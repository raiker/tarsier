==> flow/design.v <==
module FIFO(clk, reset, in_write, in_data, in_read, out_data, out_valid, out_full);
parameter DATA_BITS = 4;
parameter ADDRESS_BITS = 4;
typedef logic [DATA_BITS-1:0] DATA_TYPE;
input clk;
input reset;
input in_write, in_read;
input DATA_TYPE in_data;
output DATA_TYPE out_data;
output out_valid;
output out_full;
logic [ADDRESS_BITS-1:0] write_head, read_head;
logic [ADDRESS_BITS-1:0] usage;
DATA_TYPE ringbuffer [2**ADDRESS_BITS];
initial begin
	write_head = 0;
	read_head = 0;
end
assign out_data = out_valid ? ringbuffer[read_head] : 'x;
assign out_valid = read_head != write_head;
assign out_full = ((write_head + 1) & (2**ADDRESS_BITS - 1)) == read_head;
assign usage = write_head - read_head;
always @(posedge clk) begin
	if (reset) begin
		write_head <= 0;
		read_head <= 0;
	end else begin
		if (in_write) begin
			ringbuffer[write_head] <= in_data;
			write_head <= write_head + 1;
		end
		if (in_read && out_valid) begin
			read_head <= read_head + 1;
		end
		if (!in_read && in_write && out_full) begin
			read_head <= read_head + 1;
		end
	end
end
endmodule
# From RTL to reports: FIFO
# The steps from the RTL of FIFO to its reports follow in flow order.
# Lines are those of the file above, counted from 1.
# Library cell names are shortened.
# The mark n/a stands for no value.
# inputs
top	FIFO
clock	clk
library	sky130hd
lib_corner	tt_025C_1v80

# After elaboration
# Yosys after proc, flatten, opt, wreduce and memory -nomap, before mapping. Memory bits, and registers merged into a memory's read port (data or address), are not among the register bits. Print and check cells are not counted. Equal cells are merged and count once.
# Memory sizes are those after Yosys's memory passes, which may raise the word count (mostly to a power of two), join words into wider ones and drop unused or constant bits.
# classes
add_sub_neg	2
equal	2
muxes	9
n_reduce_logical	5
# ops
op	count
4-bit 2-to-1 mux	7
4-bit by 1-bit adder with 4-bit output (second input constant)	2
4-bit equality test	1
4-bit inequality test	1
1-bit logical AND	3
2-bit nonzero test	1
1-bit 2-to-1 mux	2
1-bit zero test	1
# word_totals
inputBits	8
reg_bits	8
out_inout_bits	6
n_memories	1
mem_bits_rw	64
# mem_list
memory	size	width	read_ports	write_ports	line_no	source
ringbuffer	16	4	1	1	14	DATA_TYPE ringbuffer [2**ADDRESS_BITS];

# Longest topological paths
# Depth = most cells in a row (Yosys ltp): at word level without a register or memory, in the mapped netlist without a sequential cell, where the memories' decode and read muxes count.
# logic_depth
word_depth	4
ABC_AREA	0
mapped_depth	7
mapped_depth_nobuf	7

# Netlist
# Yosys stat after the flow's synthesis: flattened, memories mapped to cells. It holds for the ABC_AREA given above (unset counts as 0); a run with the other value may have another netlist.
# by_type
type	count	area_total_um2
edfxtp_1	64	1.92E+03
mux4_2	20	450.432
dfxtp_1	8	160.154
and2_1	16	100.096
ha_1	5	62.56
xnor2_1	7	61.309
buf_6	3	33.782
nor2_1	9	33.782
xor2_1	3	26.275
xor3_1	1	23.773
buf_12	1	20.019
mux2i_1	2	20.019
nand4_1	3	18.768
nor2b_1	3	18.768
a32o_2	1	11.261
mux2_1	1	11.261
and3b_2	1	10.01
buf_2	2	10.01
# Not listed: further types 12, cells in them 14.
# mapped
seq_area_um2	2082.0
ffs	72
cells	164
n_buf	8
mapped_area_um2	3078.0

# Path before layout
# Path of least setup slack by OpenSTA after synthesis, without wires, with an ideal clock, recovery checks aside; 20% of the period is set as input and as output delay. Where synthesis merged equal registers, the netlist keeps one of their names.
# synth_timing
path_kind	flip-flop to output port
startpoint	register read_head[0]
endpoint	output port out_data[0]
driving_pins	5
path_delay_ps	1667
out_delay_ps	412
path_slack_ps	-19
arrival_ps	1667
tclk_ps	2060
period_less_setup_slack_ps	2079
# "path_delay_ps" = arrival - input delay + setup time.
# At an output port there is no setup time.
# "driving_pins": output pins that drive a net of the path, with the launching flip-flop's if there is one; two outputs of one cell count as two.
# "period_less_setup_slack_ps" is the clock period less the worst setup slack; recovery checks do not enter. This is arithmetic on one report: input and output delays are still those of the set period (20% each).
# Between the ends stands the longest chain of elaborated cells between them, by number of cells; it is not shown to be the way that was timed. Of several equally long chains one is given.
# A line is the first line of the expression or statement that the cell stems from. Yosys adds cells for indexed reads and writes and turns some case tables into memories.
# The chain passes a memory read, where the word-level depth is cut; so it can be longer than that depth.
# At most two assigning lines are given for a register; there are more.
# synth_between
path_cell_list	dfxtp_1 buf_4 buf_12 mux4_2 mux4_2
elab_chain_cells	2
cone_cells	3
lines_between	3
cone_classes	1 x eq/ne; 1 x mux; 1 x memory
# synth_rtl
element	line_no	source
from (decl)	12	logic [ADDRESS_BITS-1:0] write_head, read_head;
from (assign)	33	read_head <= read_head + 1;
from (assign)	36	read_head <= read_head + 1;
memory read 16 x 4 bit	14	DATA_TYPE ringbuffer [2**ADDRESS_BITS];
4-bit 2-to-1 mux	19	assign out_data = out_valid ? ringbuffer[read_head] : 'x;
to (decl)	9	output DATA_TYPE out_data;

# Worst path after layout
# Path of least setup slack in the final report of run 1 (OpenROAD, finished layout, wires in). Where an end is a register, its clock arrival counts in the times.
# The path's times are printed in steps of 10 ps; the period is the one set.
# layout_timing
path_kind	flip-flop to output port
startpoint	register read_head[0]
endpoint	output port out_data[1]
tclk_ps	3890
path_slack_ps	530
driving_pins	5
out_delay_ps	780
arrival_ps	2580
# Between the ends stands the longest chain of elaborated cells between them, by number of cells; it is not shown to be the way that was timed. Of several equally long chains one is given.
# The chain passes a memory read, where the word-level depth is cut; so it can be longer than that depth.
# At most two assigning lines are given for a register; there are more.
# layout_between
path_cell_list	dfxtp_1 buf_4 mux4_2 mux4_2 clkdlybuf4s50_1
elab_chain_cells	2
cone_cells	3
lines_between	3
cone_classes	1 x eq/ne; 1 x mux; 1 x memory
# layout_rtl
element	line_no	source
from (decl)	12	logic [ADDRESS_BITS-1:0] write_head, read_head;
from (assign)	33	read_head <= read_head + 1;
from (assign)	36	read_head <= read_head + 1;
memory read 16 x 4 bit	14	DATA_TYPE ringbuffer [2**ADDRESS_BITS];
4-bit 2-to-1 mux	19	assign out_data = out_valid ? ringbuffer[read_head] : 'x;
to (decl)	9	output DATA_TYPE out_data;

# Module FIFO, platform sky130hd: 2 stored runs of the flow (Yosys, OpenROAD) with differing settings, in no particular order. Input and output delays are each 20% of the period that was set; the output load is 0.01 pF.
# "worst_setup_path_time_ps" means the part of the period allowed to the worst setup path (the constraints hold back 20% at inputs and 20% at outputs) less its slack; where the path has registers, the arrival times of their clocks count too.
# "design_power_uw" is the tool's figure for a default switching activity; nothing was simulated.
# "worst_setup_path_time_ps" is given in steps of 10 ps.
# Among the settings, - means not set for that run.
run	period_ns	CORE_UTILIZATION	SETUP_SLACK_MARGIN	PLACE_DENSITY_LB_ADDON	CELL_PAD_IN_SITES_GLOBAL_PLACEMENT	GPL_TIMING_DRIVEN	CAP_MARGIN	SLEW_MARGIN	MIN_ROUTING_LAYER	CORE_MARGIN	CORE_ASPECT_RATIO	CTS_CLUSTER_SIZE	CTS_CLUSTER_DIAMETER	post_synth_area_um2	final_util_frac	setup_tns_ps	setup_worst_slack_ps	worst_setup_path_time_ps	worst_setup_path_type	design.die.area_um2	design_power_uw
run 1	3.89	39	0.05	0.21	2	1	30	35	met2	2	-	-	-	3078.0	0.458	0	528	2580	flip-flop to output port	8618.3	2004
run 2	2.01	15	0.43	-	1	0	20	20	met2	4	1.42	54	20	3078.0	0.204	-2141	-554	2160	flip-flop to output port	22911.1	4488

==> flow/design.v <==
module RAMBlock(clk, in_we, out_read_data, in_read_addr, in_write_data, in_write_addr);
parameter DATA_WIDTH = 16;
parameter ADDR_BITS = 8;
input clk;
input in_we;
output [DATA_WIDTH-1:0] out_read_data;
input [ADDR_BITS-1:0] in_read_addr;
input [DATA_WIDTH-1:0] in_write_data;
input [ADDR_BITS-1:0] in_write_addr;
logic [DATA_WIDTH-1:0] memory [2**ADDR_BITS];
initial begin
	for (int i = 0; i < 2**ADDR_BITS; i++) begin
		memory[i] = {(DATA_WIDTH/2){2'b01}};
	end
end
assign out_read_data = memory[in_read_addr];
always @(posedge clk) begin
	if (in_we) begin
		memory[in_write_addr] <= in_write_data;
	end
end
endmodule
Reports on RAMBlock
Tool output for the design above, in the order of the flow. Lines are those of the file above, counted from 1. Operators carry their Yosys type and port widths (W data, S select, Z words). Library cell names are shortened. Not given: -

Top module: RAMBlock. Clock: clk. Standard-cell library: sky130hd. Timing corner: tt_025C_1v80.

After elaboration
Yosys after proc, flatten, opt, wreduce and memory -nomap, before mapping. Enables and synchronous resets that opt folds into registers are not counted as muxes. Memory bits, and registers merged into a memory's read port (data or address), are not among the register bits. Print and check cells are not counted. Equal cells are merged and count once. Yosys's memory passes give these memory sizes; they may raise the number of words (mostly to a power of two), join words into wider ones and drop unused or constant bits.

The entry for multiplexer cells reads 3.

Operators with widths (count): $mux W16 (1); $mux W8 (1); $mux W1 (1).

The figure for cells after elaboration is 4. The entry for bits of input ports reads 34. For flip-flop bits (word level) the number is 0. Under RAM bits stands 4096. For memories kept the number is 1.

Memories: memory (depth 256, width 16, read ports 1, wr ports 1, line 10) `logic [DATA_WIDTH-1:0] memory [2**ADDR_BITS];`.

Longest topological paths
Depth = most cells in a row (Yosys ltp): at word level without a register or memory, in the mapped netlist without a sequential cell, where the memories' decode and read muxes count.

The figure for depth in word-level cells is 1. For ABC_AREA the number is 0. For gate-level depth with buffers the number is 12. The figure for gate-level depth less buffers is 6.

Mapped cells and area
Source: synth_stat.txt of the flow (Yosys; design flattened, memories mapped). It holds for the ABC_AREA given above (unset counts as 0); a run with the other value may have another netlist.

Under mapped cells stands 7344. For area of sequential cells the number is 122998.0 um^2. For mapped flip-flops the number is 4096. For cell area after synthesis the number is 158394.4 um^2. Buffers: 452.

Cell types: edfxtp_1 (count 4096, total area 1.23E+05 um^2); mux4_2 (count 797, total area 1.79E+04 um^2); mux2i_1 (count 565, total area 5.66E+03 um^2); o221ai_1 (count 252, total area 2.21E+03 um^2); nor2_1 (count 304, total area 1.14E+03 um^2); mux2_2 (count 88, total area 990.95 um^2); o22ai_1 (count 148, total area 925.888 um^2); a21oi_1 (count 175, total area 875.84 um^2); buf_6 (count 77, total area 867.082 um^2); clkbuf_1 (count 230, total area 863.328 um^2); nor3_1 (count 92, total area 460.442 um^2); buf_2 (count 76, total area 380.365 um^2); a22oi_1 (count 43, total area 322.81 um^2); a22o_1 (count 32, total area 280.269 um^2); a221oi_1 (count 28, total area 245.235 um^2); buf_4 (count 26, total area 195.187 um^2); o21ai_0 (count 37, total area 185.178 um^2); nand3_1 (count 35, total area 175.168 um^2).

Not listed: further types 33, cells in them 243.

Timing after synthesis
OpenSTA on the mapped netlist: ideal clock, no wires. The path of least setup slack (recovery checks aside). Input and output delay are each 20% of the period. Register names are those of the netlist, which keeps one name where synthesis merged equal registers.

Path type: input to output. From: input port in_read_addr[0]. To: output port out_read_data[10]. The entry for input delay reads 0.732 ns. Stages on the path: 8. Under external output delay stands 0.732 ns. The figure for path delay is 2.018 ns. Clock period: 3.66 ns. The figure for path slack is 0.178 ns. Required time: 2.928 ns. Arrival time: 2.750 ns. The figure for period reached after synthesis is 3.482 ns.

"path delay" is the arrival time less input delay plus setup time. A path that ends at an output port has no setup time. "stages on the path": output pins that drive a net of the path, with the launching flip-flop's if there is one; two outputs of one cell count as two. "period reached after synthesis" = period - worst setup slack (recovery checks aside). The figure is calculated, with input and output delays left at 20% of the set period. The rows between start and end are the longest chain of elaborated cells between them; the timing report does not say that the signal goes this way. Where chains are equally long, one stands for them. A line is the first line of the expression or statement that the cell stems from. Yosys adds cells for indexed reads and writes and turns some case tables into memories. A memory read counts as a cell of the chain, while the word-level depth stops at memories.

Cell sequence: buf_6 -> buf_6 -> buf_2 -> mux4_2 -> mux4_2 -> a22o_1 -> o32ai_1 -> nor4_1. For length of the longest elaborated chain the number is 1. Under elaborated cells between the ends (all ways) stands 1. Those cells by class: memory (1).

RTL lines, path after synthesis: start, declared (line 7) `input [ADDR_BITS-1:0] in_read_addr;`; $mem_v2 Z256 W16 (line 10) `logic [DATA_WIDTH-1:0] memory [2**ADDR_BITS];`; end, declared (line 6) `output [DATA_WIDTH-1:0] out_read_data;`.

Path in the finished layout
From the final timing report of run A: the path of least setup slack in the routed layout; clock arrival at registers is part of the times.

Path type: input to output. From: input port in_read_addr[0]. To: output port out_read_data[15]. Clock period: 4.6 ns. Stages on the path: 14. Under external output delay stands 0.92 ns. Required time: 3.68 ns. The entry for input delay reads 0.92 ns. The figure for path slack is -0.28 ns. Arrival time: 3.96 ns.

The rows between start and end are the longest chain of elaborated cells between them; the timing report does not say that the signal goes this way. Where chains are equally long, one stands for them. A memory read counts as a cell of the chain, while the word-level depth stops at memories.

Cell sequence: buf_16 -> buf_16 -> buf_16 -> buf_4 -> buf_6 -> buf_8 -> mux2i_1 -> o22ai_2 -> mux2i_1 -> a22oi_2 -> nand4_1 -> nor4_4 -> buf_4 -> buf_6. For length of the longest elaborated chain the number is 1. Under elaborated cells between the ends (all ways) stands 1. Those cells by class: memory (1).

RTL lines, path post-layout: start, declared (line 7) `input [ADDR_BITS-1:0] in_read_addr;`; $mem_v2 Z256 W16 (line 10) `logic [DATA_WIDTH-1:0] memory [2**ADDR_BITS];`; end, declared (line 6) `output [DATA_WIDTH-1:0] out_read_data;`.

Lab notebook: RAMBlock

RAMBlock through Yosys and OpenROAD on sky130hd: 2 stored runs, unordered, with their settings and measured results. The constraints put input and output delay at 20% of the set period each and load the outputs with 0.01 pF. "period achieved" means the clock period less the worst setup slack. The figure is calculated, with input and output delays left at 20% of the set period. "allowed time less slack (worst setup path)" = time allowed to the worst setup path (clock period - input delay - output delay, where it has them) - its slack; a late launch clock adds to it, a late capture clock takes from it. By "power" is meant OpenSTA's value without simulated activity: inputs other than the clock are taken to toggle once in ten clock periods, and the tool carries that through the logic.

Files of run A:
==> flow/run.sh <==
#!/bin/bash
# the make line also repeats the synthesis and layout settings of config.mk as NAME=value (left out here)
make -C /OpenROAD-flow-scripts/flow DESIGN_CONFIG=/design/flow/config.mk WORK_HOME=/design/flow/orfs CLKGATE_MAP_FILE= finish
==> flow/config.mk <==
export PLATFORM = sky130hd
export DESIGN_NAME = RAMBlock
export DESIGN_NICKNAME = RAMBlock
export VERILOG_FILES = /design/flow/design.v
export SDC_FILE = /design/flow/constraint.sdc
export NUM_CORES = 4
export LEC_CHECK = 0
export CAP_MARGIN = 20
export CORE_MARGIN = 2
export CORE_UTILIZATION = 40
export SLEW_MARGIN = 20
==> flow/constraint.sdc <==
create_clock -name core_clock -period 4.6 [get_ports {clk}]
set_input_delay 0.9200 -clock core_clock [delete_from_list [all_inputs] [get_ports {clk}]]
set_output_delay 0.9200 -clock core_clock [all_outputs]
set_load 0.01 [all_outputs]

Results of run A. The power stands at 78456 uW. The setup slack of the worst path comes to -0.282 ns. The utilization reads 0.483. For the worst hold slack the run shows 0.455 ns. The measured standard-cell area after layout is 190844.0 um^2. The period achieved is 4.882 ns. For the chip area in the Yosys report the run shows 158394.4 um^2. The area inside the die boundary is 401037.0 um^2. The summed negative setup slack comes to -2.499 ns. The allowed time less slack (worst setup path) reads 3.04 ns. Worst setup path kind: input to output.

Files of run B:
==> flow/run.sh <==
#!/bin/bash
# the make line also repeats the synthesis and layout settings of config.mk as NAME=value (left out here)
make -C /OpenROAD-flow-scripts/flow DESIGN_CONFIG=/design/flow/config.mk WORK_HOME=/design/flow/orfs CLKGATE_MAP_FILE= finish
==> flow/config.mk <==
export PLATFORM = sky130hd
export DESIGN_NAME = RAMBlock
export DESIGN_NICKNAME = RAMBlock
export VERILOG_FILES = /design/flow/design.v
export SDC_FILE = /design/flow/constraint.sdc
export NUM_CORES = 4
export LEC_CHECK = 0
export CAP_MARGIN = 20
export CELL_PAD_IN_SITES_DETAIL_PLACEMENT = 0
export CORE_MARGIN = 6
export CORE_UTILIZATION = 27
export GPL_ROUTABILITY_DRIVEN = 1
export MIN_ROUTING_LAYER = met2
export PLACE_DENSITY_LB_ADDON = 0.08
export SETUP_SLACK_MARGIN = 0.76
export SLEW_MARGIN = 20
export TNS_END_PERCENT = 85
==> flow/constraint.sdc <==
create_clock -name core_clock -period 3.9 [get_ports {clk}]
set_input_delay 0.7800 -clock core_clock [delete_from_list [all_inputs] [get_ports {clk}]]
set_output_delay 0.7800 -clock core_clock [all_outputs]
set_load 0.01 [all_outputs]

Results of run B. The power stands at 98715 uW. The setup slack of the worst path comes to -0.976 ns. The utilization reads 0.34. For the worst hold slack the run shows 0.135 ns. The measured standard-cell area after layout is 198497.0 um^2. The period achieved is 4.876 ns. For the chip area in the Yosys report the run shows 158394.4 um^2. The area inside the die boundary is 605175.0 um^2. The summed negative setup slack comes to -13.197 ns. The allowed time less slack (worst setup path) reads 3.32 ns. Worst setup path kind: input to output.

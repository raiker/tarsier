==> flow/design.v <==
module DimensionCalculator_4_5(clk, in_valid, in_dim, out_valid, out_dim);
parameter COORD_BITS = 16;
input clk;
input in_valid;
input [COORD_BITS-1:0] in_dim;
output out_valid;
output [COORD_BITS-1:0] out_dim;
logic [COORD_BITS+1:0] quotient;
logic [2:0] remainder;  
logic error;  
assign out_dim = quotient + 1;
SlowDividerUnsigned #(
	.DIVIDEND_BITS(COORD_BITS+2),
	.DIVISOR_BITS(3)
) divider (
	.clk(clk),
	.in_dividend((in_dim-1) << 2),
	.in_divisor(5),
	.in_valid(in_valid),
	.out_quotient(quotient),
	.out_remainder(remainder),
	.out_error(error),
	.out_valid(out_valid)
);
endmodule
module SlowDividerUnsigned(clk, in_dividend, in_divisor, in_valid, out_quotient, out_remainder, out_error, out_valid);
parameter DIVIDEND_BITS = 5;
parameter DIVISOR_BITS = 4;
localparam QUOTIENT_BITS = DIVIDEND_BITS;
localparam REMAINDER_BITS = DIVISOR_BITS;
localparam INTERMEDIATE_BITS = DIVIDEND_BITS + DIVISOR_BITS - 1;
localparam COUNTER_BITS = $clog2(QUOTIENT_BITS);
input clk;
input [DIVIDEND_BITS-1:0] in_dividend;
input [DIVISOR_BITS-1:0] in_divisor;
input in_valid;
output logic [QUOTIENT_BITS-1:0] out_quotient;
output logic [REMAINDER_BITS-1:0] out_remainder;
output logic out_error;
output logic out_valid;
logic [COUNTER_BITS-1:0] counter;
logic [INTERMEDIATE_BITS-1:0] current_remainder;
logic [INTERMEDIATE_BITS-1:0] current_subtrahend;
assign out_remainder = current_remainder[REMAINDER_BITS-1:0];
always_ff @(posedge clk) begin
	if (in_valid) begin
		if (in_divisor == 0) begin
			out_valid <= 1'b1;
			out_error <= 1'b1;
		end else begin
			current_remainder <= {{(DIVISOR_BITS-1){1'b0}}, in_dividend};
			current_subtrahend <= {in_divisor, {(DIVIDEND_BITS-1){1'b0}}};
			out_quotient <= 0;
			counter <= QUOTIENT_BITS;
			out_valid <= 1'b0;
			out_error <= 1'b0;
		end
	end else if (counter > 0) begin
		automatic logic write_bit;
		if (current_remainder >= current_subtrahend) begin
			write_bit = 1;
			current_remainder <= current_remainder - current_subtrahend;
		end else begin
			write_bit = 0;
		end
		current_subtrahend <= current_subtrahend >> 1;
		out_quotient <= (out_quotient << 1) | write_bit;
		if (counter == 1) begin
			out_valid <= 1'b1;
		end
		counter <= counter - 1;
	end else begin
		out_valid <= 0;
	end
end
endmodule
From RTL to reports: DimensionCalculator_4_5:

Tool output for the design above, in the order of the flow.
Line numbers count from 1 in the design file above.
Operators: Yosys type, input widths -> output width; for muxes data width and select width s.
Not given: --

* top module: DimensionCalculator_4_5
* clock: clk
* cell library: sky130hd
* corner: tt_025C_1v80

After elaboration:

Yosys after proc, flatten, opt, wreduce and memory -nomap, before mapping. Memory bits, and registers merged into a memory's read port (data or address), are not among the register bits. Print and check cells are not counted. Equal cells are merged and count once.

* word-level cells: 25
* flip-flop bits (word level): 62
* bits of input ports: 18
* output and inout port bits: 17

* mux-type cells: 6
* eq/ne operators: 1
* reduce/logical cells: 4
* bitwise logic cells: 2
* add/sub/neg operators: 4
* magnitude comparators: 2

Operators with widths (count)
* $mux 20: 2
* $sub 20x20->20: 1
* $ge 20x20->1: 1
* $mux 18: 1
* $add 16x1->16 const B: 1
* $sub 16x1->16 const B: 1
* $or 16x1->16: 1
* $sub 5x1->5 const B: 1
* $gt 5x1->1 const B: 1
* $eq 5x1->1 const B: 1
* $reduce_bool 2->1: 2
* $mux 1: 3
* $reduce_and 2->1: 1
* $reduce_or 2->1: 1
* $not 1->1: 1

Logic depth:

Yosys ltp: most cells in a row. Word level: on the elaborated netlist, between registers, memories and ports. Mapped: between sequential cells and ports; inverters and the memories' decode and read muxes count.

* word-level depth: 5
* ABC_AREA: 1
* mapped depth: 15
* mapped depth without buffers: 15

After synthesis:

Yosys stat after the flow's synthesis: flattened, memories mapped to cells. It holds for the ABC_AREA given above (unset counts as 0); a run with the other value may have another netlist.
The area totals of this step are shown rounded.

* sequential area: 1401 um2
* flip-flop cells: 62
* mapped cells: 566
* buffers: 8
* chip area (Yosys): 4005 um2

Cell types
* sky130_fd_sc_hd__dfxtp_1: count 46, total area 920.883 um2
* sky130_fd_sc_hd__nand2_1: count 142, total area 533.011 um2
* sky130_fd_sc_hd__edfxtp_1: count 16, total area 480.461 um2
* sky130_fd_sc_hd__inv_1: count 86, total area 322.81 um2
* sky130_fd_sc_hd__ha_1: count 24, total area 300.288 um2
* sky130_fd_sc_hd__o22ai_1: count 34, total area 212.704 um2
* sky130_fd_sc_hd__nor2_1: count 54, total area 202.694 um2
* sky130_fd_sc_hd__xor2_1: count 20, total area 175.168 um2
* sky130_fd_sc_hd__nand3_1: count 34, total area 170.163 um2
* sky130_fd_sc_hd__a21oi_1: count 24, total area 120.115 um2
* sky130_fd_sc_hd__o21ai_0: count 14, total area 70.067 um2
* sky130_fd_sc_hd__xnor2_1: count 7, total area 61.309 um2
* sky130_fd_sc_hd__nor3_2: count 5, total area 50.048 um2
* sky130_fd_sc_hd__nand3b_1: count 5, total area 37.536 um2
* sky130_fd_sc_hd__nand4_1: count 6, total area 37.536 um2
* sky130_fd_sc_hd__nor3_1: count 6, total area 30.029 um2
* sky130_fd_sc_hd__buf_2: count 5, total area 25.024 um2
* sky130_fd_sc_hd__or2_2: count 4, total area 25.024 um2

Other cell types: 17; their cells: 34.

Timing after synthesis:

Source: OpenSTA report_checks on the synthesized netlist (no wires, ideal clock, input and output delay 20% of the period each), path of least setup slack; recovery checks are left aside. Register names are those of the netlist, which keeps one name where synthesis merged equal registers.

* path type: register to register
* from: register divider.current_remainder[0]
* to: register divider.current_remainder[10]
* driving pins on the path: 13
* data required time: 2.518 ns
* period: 2.86 ns
* setup time: 0.342 ns
* setup slack: 0.711 ns
* path delay: 2.149 ns
* arrival time: 1.807 ns
* buffers on the path: 0
* time at the first pin: 0.000 ns
* synthesis period reached: 2.149 ns

"path delay" is the arrival time less input delay plus setup time.
"driving pins on the path": output pins that drive a net of the path, with the launching flip-flop's if there is one; two outputs of one cell count as two.
"synthesis period reached" = period - worst setup slack (recovery checks aside). The figure is calculated, with input and output delays left at 20% of the set period.
Between the ends stands the longest chain of elaborated cells between them, by number of cells; it is not shown to be the way that was timed. Of several equally long chains one is given.
Each line given opens the expression or statement behind the cell; cells for indexed reads and writes are added by Yosys, which also makes memories of some case tables.
Only ways into the end's enable, where the timed path ends, are counted here.

* cells stage by stage: sky130_fd_sc_hd__dfxtp_1 > sky130_fd_sc_hd__inv_1 > sky130_fd_sc_hd__ha_1 > sky130_fd_sc_hd__fa_1 > sky130_fd_sc_hd__inv_1 > sky130_fd_sc_hd__nand3_1 > sky130_fd_sc_hd__nand3_1 > sky130_fd_sc_hd__nand2_1 > sky130_fd_sc_hd__nand3_1 > sky130_fd_sc_hd__nand2_1 > sky130_fd_sc_hd__nand2_4 > sky130_fd_sc_hd__nand2_1 > sky130_fd_sc_hd__nand2_2
* cells in the longest elaborated chain: 3
* elaborated cells between the ends (all ways): 3
* source lines of those cells: 1
* classes of those cells: compare: 1; reduce/logical: 2

Ends and longest elaborated chain, post-synthesis
* start, declared: RTL line 42 `logic [INTERMEDIATE_BITS-1:0] current_remainder;`
* start, assigned: RTL line 51 `current_remainder <= {{(DIVISOR_BITS-1){1'b0}}, in_dividend};`
* start, assigned: RTL line 62 `current_remainder <= current_remainder - current_subtrahend;`
* $ge 20x20->1: RTL line 60 `if (current_remainder >= current_subtrahend) begin`
* $reduce_bool 2->1
* $reduce_and 2->1
* end, assigned: RTL line 51
* end, assigned: RTL line 62
* end, declared: RTL line 42

Timing after layout:

Path of least setup slack in the final report of run 1 (OpenROAD, finished layout, wires in). Where an end is a register, its clock arrival counts in the times.

* path type: register to output
* from: register divider.out_quotient[0]
* to: output out_dim[15]
* output delay: 0.38 ns
* buffers on the path: 2
* data required time: 1.50 ns
* setup slack: -0.33 ns
* arrival time: 1.83 ns
* period: 1.88 ns
* driving pins on the path: 10
* time at the first pin: 0.33 ns

Between the ends stands the longest chain of elaborated cells between them, by number of cells; it is not shown to be the way that was timed. Of several equally long chains one is given.

* cells stage by stage: sky130_fd_sc_hd__dfxtp_2 > sky130_fd_sc_hd__buf_4 > sky130_fd_sc_hd__nand3_2 > sky130_fd_sc_hd__nor2_4 > sky130_fd_sc_hd__nand3_4 > sky130_fd_sc_hd__nor2_4 > sky130_fd_sc_hd__nand3_4 > sky130_fd_sc_hd__nor3_2 > sky130_fd_sc_hd__xor2_1 > sky130_fd_sc_hd__buf_2
* cells in the longest elaborated chain: 1
* elaborated cells between the ends (all ways): 1
* source lines of those cells: 1
* classes of those cells: add/sub: 1

Ends and longest elaborated chain, after layout
* start, declared: RTL line 37 `output logic [QUOTIENT_BITS-1:0] out_quotient;`
* start, assigned: RTL line 53 `out_quotient <= 0;`
* start, assigned: RTL line 67 `out_quotient <= (out_quotient << 1) | write_bit;`
* $add 16x1->16: RTL line 11 `assign out_dim = quotient + 1;`
* end, declared: RTL line 7 `output [COORD_BITS-1:0] out_dim;`

# Flow runs of DimensionCalculator_4_5

Below are 2 stored runs of the flow (Yosys, OpenROAD; platform sky130hd) on DimensionCalculator_4_5, each with its settings and what was measured, unordered. Constraints: input delay and output delay 20% of the set period each, output load 0.01 pF.
"critical path time" = time allowed to the worst setup path (clock period - input delay - output delay, where it has them) - its slack; a late launch clock adds to it, a late capture clock takes from it.
By "overall power" is meant OpenSTA's value without simulated activity: inputs other than the clock are taken to toggle once in ten clock periods, and the tool carries that through the logic.
Results are given in rounded form.

### Run 1

==> flow/run.sh <==
#!/bin/bash
# the make line also repeats the synthesis and layout settings of config.mk as NAME=value (left out here)
make -C /OpenROAD-flow-scripts/flow DESIGN_CONFIG=/design/flow/config.mk WORK_HOME=/design/flow/orfs CLKGATE_MAP_FILE= finish
==> flow/config.mk <==
export PLATFORM = sky130hd
export DESIGN_NAME = DimensionCalculator_4_5
export DESIGN_NICKNAME = DimensionCalculator_4_5
export VERILOG_FILES = /design/flow/design.v
export SDC_FILE = /design/flow/constraint.sdc
export NUM_CORES = 4
export LEC_CHECK = 0
export ABC_AREA = 1
export CAP_MARGIN = 20
export CELL_PAD_IN_SITES_GLOBAL_PLACEMENT = 3
export CORE_MARGIN = 2
export CORE_UTILIZATION = 20
export CTS_CLUSTER_SIZE = 15
export GPL_ROUTABILITY_DRIVEN = 0
export MAX_ROUTING_LAYER = met4
export MIN_ROUTING_LAYER = met1
export SETUP_SLACK_MARGIN = 0.2
export SLEW_MARGIN = 20
export TNS_END_PERCENT = 90
==> flow/constraint.sdc <==
create_clock -name core_clock -period 1.88 [get_ports {clk}]
set_input_delay 0.3760 -clock core_clock [delete_from_list [all_inputs] [get_ports {clk}]]
set_output_delay 0.3760 -clock core_clock [all_outputs]
set_load 0.01 [all_outputs]

Results of run 1:
- Area of the standard cells in the finished layout: 7083 um2
- Overall power: 0.01023 W
- Worst hold slack in the final report: 0.467 ns
- Utilization after layout: 36.3%
- Setup slack of the worst path: -0.331 ns
- Total negative setup slack: -8.023 ns
- Critical path time: 1.83 ns
- Critical path type: register to output
- Netlist area reported by Yosys: 4005 um2
- Die outline area: 21170 um2

### Run 2

==> flow/run.sh <==
#!/bin/bash
# the make line also repeats the synthesis and layout settings of config.mk as NAME=value (left out here)
make -C /OpenROAD-flow-scripts/flow DESIGN_CONFIG=/design/flow/config.mk WORK_HOME=/design/flow/orfs CLKGATE_MAP_FILE= finish
==> flow/config.mk <==
export PLATFORM = sky130hd
export DESIGN_NAME = DimensionCalculator_4_5
export DESIGN_NICKNAME = DimensionCalculator_4_5
export VERILOG_FILES = /design/flow/design.v
export SDC_FILE = /design/flow/constraint.sdc
export NUM_CORES = 4
export LEC_CHECK = 0
export CAP_MARGIN = 20
export CORE_MARGIN = 2
export CORE_UTILIZATION = 40
export SLEW_MARGIN = 20
==> flow/constraint.sdc <==
create_clock -name core_clock -period 1.92 [get_ports {clk}]
set_input_delay 0.3840 -clock core_clock [delete_from_list [all_inputs] [get_ports {clk}]]
set_output_delay 0.3840 -clock core_clock [all_outputs]
set_load 0.01 [all_outputs]

Results of run 2:
- Area of the standard cells in the finished layout: 6432 um2
- Overall power: 0.007294 W
- Worst hold slack in the final report: 0.460 ns
- Utilization after layout: 62.6%
- Setup slack of the worst path: -0.421 ns
- Total negative setup slack: -14.80 ns
- Critical path time: 2.34 ns
- Critical path type: register to register
- Netlist area reported by Yosys: 4200 um2
- Die outline area: 11340 um2
